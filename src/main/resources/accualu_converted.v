==> flow/design.v <==
module accualu(clock, reset, op, din, ena, accu);
  wire [31:0] _00_;
  wire _01_;
  wire _02_;
  wire _03_;
  wire _04_;
  wire [31:0] _05_;
  wire [31:0] _06_;
  wire _07_;
  wire [31:0] _08_;
  wire _09_;
  wire [31:0] _10_;
  wire _11_;
  wire [31:0] _12_;
  wire _13_;
  wire [31:0] _14_;
  output [31:0] accu;
  reg [31:0] accureg;
  input clock;
  input [31:0] din;
  input ena;
  input [2:0] op;
  wire [31:0] res;
  input reset;
  assign _11_ = op == 3'h3;
  assign _12_ = accureg | din;
  assign _13_ = op == 3'h4;
  assign _14_ = accureg ^ din;
  assign _01_ = op == 3'h5;
  assign _02_ = op == 3'h6;
  assign _03_ = op == 3'h7;
  assign _04_ = op == 3'h0;
  function [31:0] \28 ;
    input [31:0] a;
    input [255:0] b;
    input [7:0] s;
    (* parallel_case *)
    casez (s)
      8'b???????1:
        \28  = b[31:0];
      8'b??????1?:
        \28  = b[63:32];
      8'b?????1??:
        \28  = b[95:64];
      8'b????1???:
        \28  = b[127:96];
      8'b???1????:
        \28  = b[159:128];
      8'b??1?????:
        \28  = b[191:160];
      8'b?1??????:
        \28  = b[223:192];
      8'b1???????:
        \28  = b[255:224];
      default:
        \28  = a;
    endcase
  endfunction
  assign res = \28 (accureg, { accureg, 1'h0, accureg[31:1], din, _14_, _12_, _10_, _08_, _00_ }, { _04_, _03_, _02_, _01_, _13_, _11_, _09_, _07_ });
  assign _00_ = accureg + din;
  assign _05_ = ena ? res : accureg;
  assign _06_ = reset ? 32'd0 : _05_;
  always @(posedge clock)
      accureg <= _06_;
  assign _07_ = op == 3'h1;
  assign _08_ = accureg - din;
  assign _09_ = op == 3'h2;
  assign _10_ = accureg & din;
  assign accu = accureg;
endmodule
# From RTL to reports: accualu
# The steps from the RTL of accualu to its reports follow in flow order.
# Line numbers count from 1 in the design file above.
# Not given: --
[inputs] design="accualu" clock_port="clock" library="sky130hd" lib_corner="tt_025C_1v80"

# Elaborated design
# Source: Yosys, flattened and elaborated, memories not mapped. Widths are those after wreduce. Registers that Yosys merges into a memory's read port (data or address) are not register bits. Print and check cells do not count. Equal cells are merged and count once.
[op_classes] eq_ne=7 reduce_and_logical=2 n_mux=1 n_logic=3 addsub=2
[op_table] operator="32-bit parallel mux with 7-bit select" n=1
[op_table] operator="32-bit adder" n=1
[op_table] operator="32-bit subtractor" n=1
[op_table] operator="32-bit AND" n=1
[op_table] operator="32-bit OR" n=1
[op_table] operator="32-bit XOR" n=1
[op_table] operator="3-bit == test with constant B" n=4
[op_table] operator="7-bit nonzero test" n=1
[op_table] operator="3-bit by 2-bit == test with 1-bit output with constant B" n=2
[op_table] operator="3-bit by 1-bit == test with 1-bit output with constant B" n=1
[op_table] operator="2-bit AND reduction" n=1
[bits] regBits=32 inputBits=38 output_inout_bits=32 elab_cells=16

# Depth
# Yosys ltp: most cells in a row. Word level: on the elaborated netlist, between registers, memories and ports. Mapped: between sequential cells and ports; inverters and the memories' decode and read muxes count.
[depth] depth_word=3 ABC_AREA=0 depth_mapped=17 ltp_nobuf=16

# After synthesis
# The flow's flattened synthesis, as Yosys stat reports it; memories are mapped. The netlist is that of the ABC_AREA named above (0 if unset); the other value can give another one.
[by_type] cell="sky130_fd_sc_hd__ha_1" n=96 type_area_um2=1.2E+03
[by_type] cell="sky130_fd_sc_hd__dfxtp_1" n=32 type_area_um2=640.614
[by_type] cell="sky130_fd_sc_hd__xnor2_1" n=47 type_area_um2=411.645
[by_type] cell="sky130_fd_sc_hd__a21oi_1" n=76 type_area_um2=380.365
[by_type] cell="sky130_fd_sc_hd__inv_1" n=79 type_area_um2=296.534
[by_type] cell="sky130_fd_sc_hd__nand2_1" n=76 type_area_um2=285.274
[by_type] cell="sky130_fd_sc_hd__o21ai_0" n=41 type_area_um2=205.197
[by_type] cell="sky130_fd_sc_hd__mux4_2" n=8 type_area_um2=180.173
[by_type] cell="sky130_fd_sc_hd__nor2_1" n=48 type_area_um2=180.173
[by_type] cell="sky130_fd_sc_hd__a211oi_1" n=20 type_area_um2=150.144
[by_type] cell="sky130_fd_sc_hd__a21o_1" n=17 type_area_um2=127.622
[by_type] cell="sky130_fd_sc_hd__mux2i_1" n=12 type_area_um2=120.115
[by_type] cell="sky130_fd_sc_hd__clkbuf_1" n=29 type_area_um2=108.854
[by_type] cell="sky130_fd_sc_hd__mux2_2" n=8 type_area_um2=90.086
[by_type] cell="sky130_fd_sc_hd__a31oi_1" n=13 type_area_um2=81.328
[by_type] cell="sky130_fd_sc_hd__a221oi_1" n=9 type_area_um2=78.826
[by_type] cell="sky130_fd_sc_hd__o211ai_1" n=9 type_area_um2=67.565
[by_type] cell="sky130_fd_sc_hd__nand4_1" n=9 type_area_um2=56.304
# Other cell types: 61; their cells: 159.
[synth_totals] cells=788 synth_area_um2=5916.9 flip_flops=32 buf_cells=41 seqArea_um2=640.6

# Worst setup path after synthesis
# OpenSTA on the mapped netlist: ideal clock, no wires. The path of least setup slack (recovery checks aside). Input and output delay are each 20% of the period. Register names are those of the netlist, which keeps one name where synthesis merged equal registers.
[synth_path] kind="input to register" from="input op[1]" to="register accureg[28]" slack_ns=2.270 delay_ns=3.586 setup_ns=0.101 arrival_time_ns=4.949 stages=15 launch_ns=1.464 path_buffers=3 t_required_ns=7.219 clock_period_ns=7.32 input_delay_ns=1.464 synth_period_reached_ns=5.05
# "delay_ns" = arrival - input delay + setup time.
# "stages": output pins that drive a net of the path, with the launching flip-flop's if there is one; two outputs of one cell count as two.
# "synth_period_reached_ns" is the clock period less the worst setup slack; recovery checks do not enter. This is arithmetic on one report: input and output delays are still those of the set period (20% each).
# Between the ends stands the longest chain of elaborated cells between them, by number of cells; it is not shown to be the way that was timed. Of several equally long chains one is given.
# A line is the first line of the expression or statement that the cell stems from. Yosys adds cells for indexed reads and writes and turns some case tables into memories.
[synth_via] cell_sequence="sky130_fd_sc_hd__clkbuf_1 -> sky130_fd_sc_hd__nor2b_1 -> sky130_fd_sc_hd__and2_1 -> sky130_fd_sc_hd__buf_2 -> sky130_fd_sc_hd__buf_1 -> sky130_fd_sc_hd__mux2i_1 -> sky130_fd_sc_hd__fa_1 -> sky130_fd_sc_hd__a21o_1 -> sky130_fd_sc_hd__a221oi_2 -> sky130_fd_sc_hd__o221ai_2 -> sky130_fd_sc_hd__a31oi_1 -> sky130_fd_sc_hd__o21ai_0 -> sky130_fd_sc_hd__o221ai_1 -> sky130_fd_sc_hd__xor2_1 -> sky130_fd_sc_hd__o41ai_1" elab_chain_cells=3 cells_between=10 cone_lines=8 cone_classes="7 x eq/ne; 1 x mux; 2 x reduce/logical"
[synth_rtl] item="from (decl)" line_no=22 text="input [2:0] op;"
[synth_rtl] item="3-bit == test" line_no=29 text="assign _01_ = op == 3'h5;"
[synth_rtl] item="7-bit nonzero test"
[synth_rtl] item="2-bit AND reduction"
[synth_rtl] item="to (assign)" line_no=64 text="accureg <= _06_;"
[synth_rtl] item="to (decl)" line_no=18 text="reg [31:0] accureg;"

# Path in the finished layout
# From the final timing report of stored run 1: the path of least setup slack in the routed layout; clock arrival at registers is part of the times.
[layout_path] kind="input to register" from="input op[2]" to="register accureg[28]" arrival_time_ns=6.73 stages=15 setup_ns=0.10 clock_period_ns=8.39 launch_ns=1.68 input_delay_ns=1.68 t_required_ns=8.59 slack_ns=1.86 path_buffers=3
# Between the ends stands the longest chain of elaborated cells between them, by number of cells; it is not shown to be the way that was timed. Of several equally long chains one is given.
[layout_via] cell_sequence="sky130_fd_sc_hd__clkdlybuf4s50_1 -> sky130_fd_sc_hd__nor2b_2 -> sky130_fd_sc_hd__and2_1 -> sky130_fd_sc_hd__buf_2 -> sky130_fd_sc_hd__clkdlybuf4s15_2 -> sky130_fd_sc_hd__mux2i_1 -> sky130_fd_sc_hd__fa_1 -> sky130_fd_sc_hd__a21o_1 -> sky130_fd_sc_hd__a221oi_2 -> sky130_fd_sc_hd__o221ai_2 -> sky130_fd_sc_hd__a31oi_1 -> sky130_fd_sc_hd__o21ai_0 -> sky130_fd_sc_hd__o221ai_1 -> sky130_fd_sc_hd__xor2_1 -> sky130_fd_sc_hd__o41ai_1" elab_chain_cells=3 cells_between=10 cone_lines=8 cone_classes="7 x eq/ne; 1 x mux; 2 x reduce/logical"
[layout_rtl] item="from (decl)" line_no=22 text="input [2:0] op;"
[layout_rtl] item="3-bit == test" line_no=29 text="assign _01_ = op == 3'h5;"
[layout_rtl] item="7-bit nonzero test"
[layout_rtl] item="2-bit AND reduction"
[layout_rtl] item="to (assign)" line_no=64 text="accureg <= _06_;"
[layout_rtl] item="to (decl)" line_no=18 text="reg [31:0] accureg;"

==> runs of accualu <==
Top module accualu; platform sky130hd; tools Yosys and OpenROAD; 2 stored runs in no particular order. Input and output delays are each 20% of the period that was set; the output load is 0.01 pF.
By "worst_setup_path_time_ns" is meant the share of the clock period that the worst setup path is allowed (20% is reserved at inputs, 20% at outputs), minus its slack. Clock arrival times at its registers enter into it.
"power_total_mw" is the tool's figure for a default switching activity; nothing was simulated.

[flow] stored run 1: files
==> flow/run.sh <==
#!/bin/bash
# the make line also repeats the synthesis and layout settings of config.mk as NAME=value (left out here)
make -C /OpenROAD-flow-scripts/flow DESIGN_CONFIG=/design/flow/config.mk WORK_HOME=/design/flow/orfs CLKGATE_MAP_FILE= finish
==> flow/config.mk <==
export PLATFORM = sky130hd
export DESIGN_NAME = accualu
export DESIGN_NICKNAME = accualu
export VERILOG_FILES = /design/flow/design.v
export SDC_FILE = /design/flow/constraint.sdc
export NUM_CORES = 4
export LEC_CHECK = 0
export CAP_MARGIN = 20
export CORE_MARGIN = 2
export CORE_UTILIZATION = 17
export GPL_TIMING_DRIVEN = 0
export MAX_ROUTING_LAYER = met4
export MIN_ROUTING_LAYER = met1
export PLACE_DENSITY_LB_ADDON = 0.13
export SETUP_SLACK_MARGIN = 1.4
export SLEW_MARGIN = 20
==> flow/constraint.sdc <==
create_clock -name core_clock -period 8.39 [get_ports {clock}]
set_input_delay 1.6780 -clock core_clock [delete_from_list [all_inputs] [get_ports {clock}]]
set_output_delay 1.6780 -clock core_clock [all_outputs]
set_load 0.01 [all_outputs]

[flow] stored run 1: metrics
[metrics] setup_ws_ns = 1.862
[metrics] yosys.chip_area_um2 = 5916.9
[metrics] tns_setup_ns = 0.000
[metrics] fin_hold_ws_ns = 0.545
[metrics] finish.stdcell_area_um2 = 7294.5
[metrics] power_total_mw = 0.9030
[metrics] die_area_um2 = 36313.1
[metrics] worst_setup_path_time_ns = 4.85
[metrics] path_kind = input to register

[flow] stored run 2: files
==> flow/run.sh <==
#!/bin/bash
# the make line also repeats the synthesis and layout settings of config.mk as NAME=value (left out here)
make -C /OpenROAD-flow-scripts/flow DESIGN_CONFIG=/design/flow/config.mk WORK_HOME=/design/flow/orfs CLKGATE_MAP_FILE= finish
==> flow/config.mk <==
export PLATFORM = sky130hd
export DESIGN_NAME = accualu
export DESIGN_NICKNAME = accualu
export VERILOG_FILES = /design/flow/design.v
export SDC_FILE = /design/flow/constraint.sdc
export NUM_CORES = 4
export LEC_CHECK = 0
export CAP_MARGIN = 5
export CELL_PAD_IN_SITES_DETAIL_PLACEMENT = 2
export CORE_MARGIN = 2
export CORE_UTILIZATION = 50
export GPL_ROUTABILITY_DRIVEN = 0
export PLACE_DENSITY_LB_ADDON = 0.22
export SLEW_MARGIN = 20
==> flow/constraint.sdc <==
create_clock -name core_clock -period 2.97 [get_ports {clock}]
set_input_delay 0.5940 -clock core_clock [delete_from_list [all_inputs] [get_ports {clock}]]
set_output_delay 0.5940 -clock core_clock [all_outputs]
set_load 0.01 [all_outputs]

[flow] stored run 2: incomplete, placement halted on DPL-0033
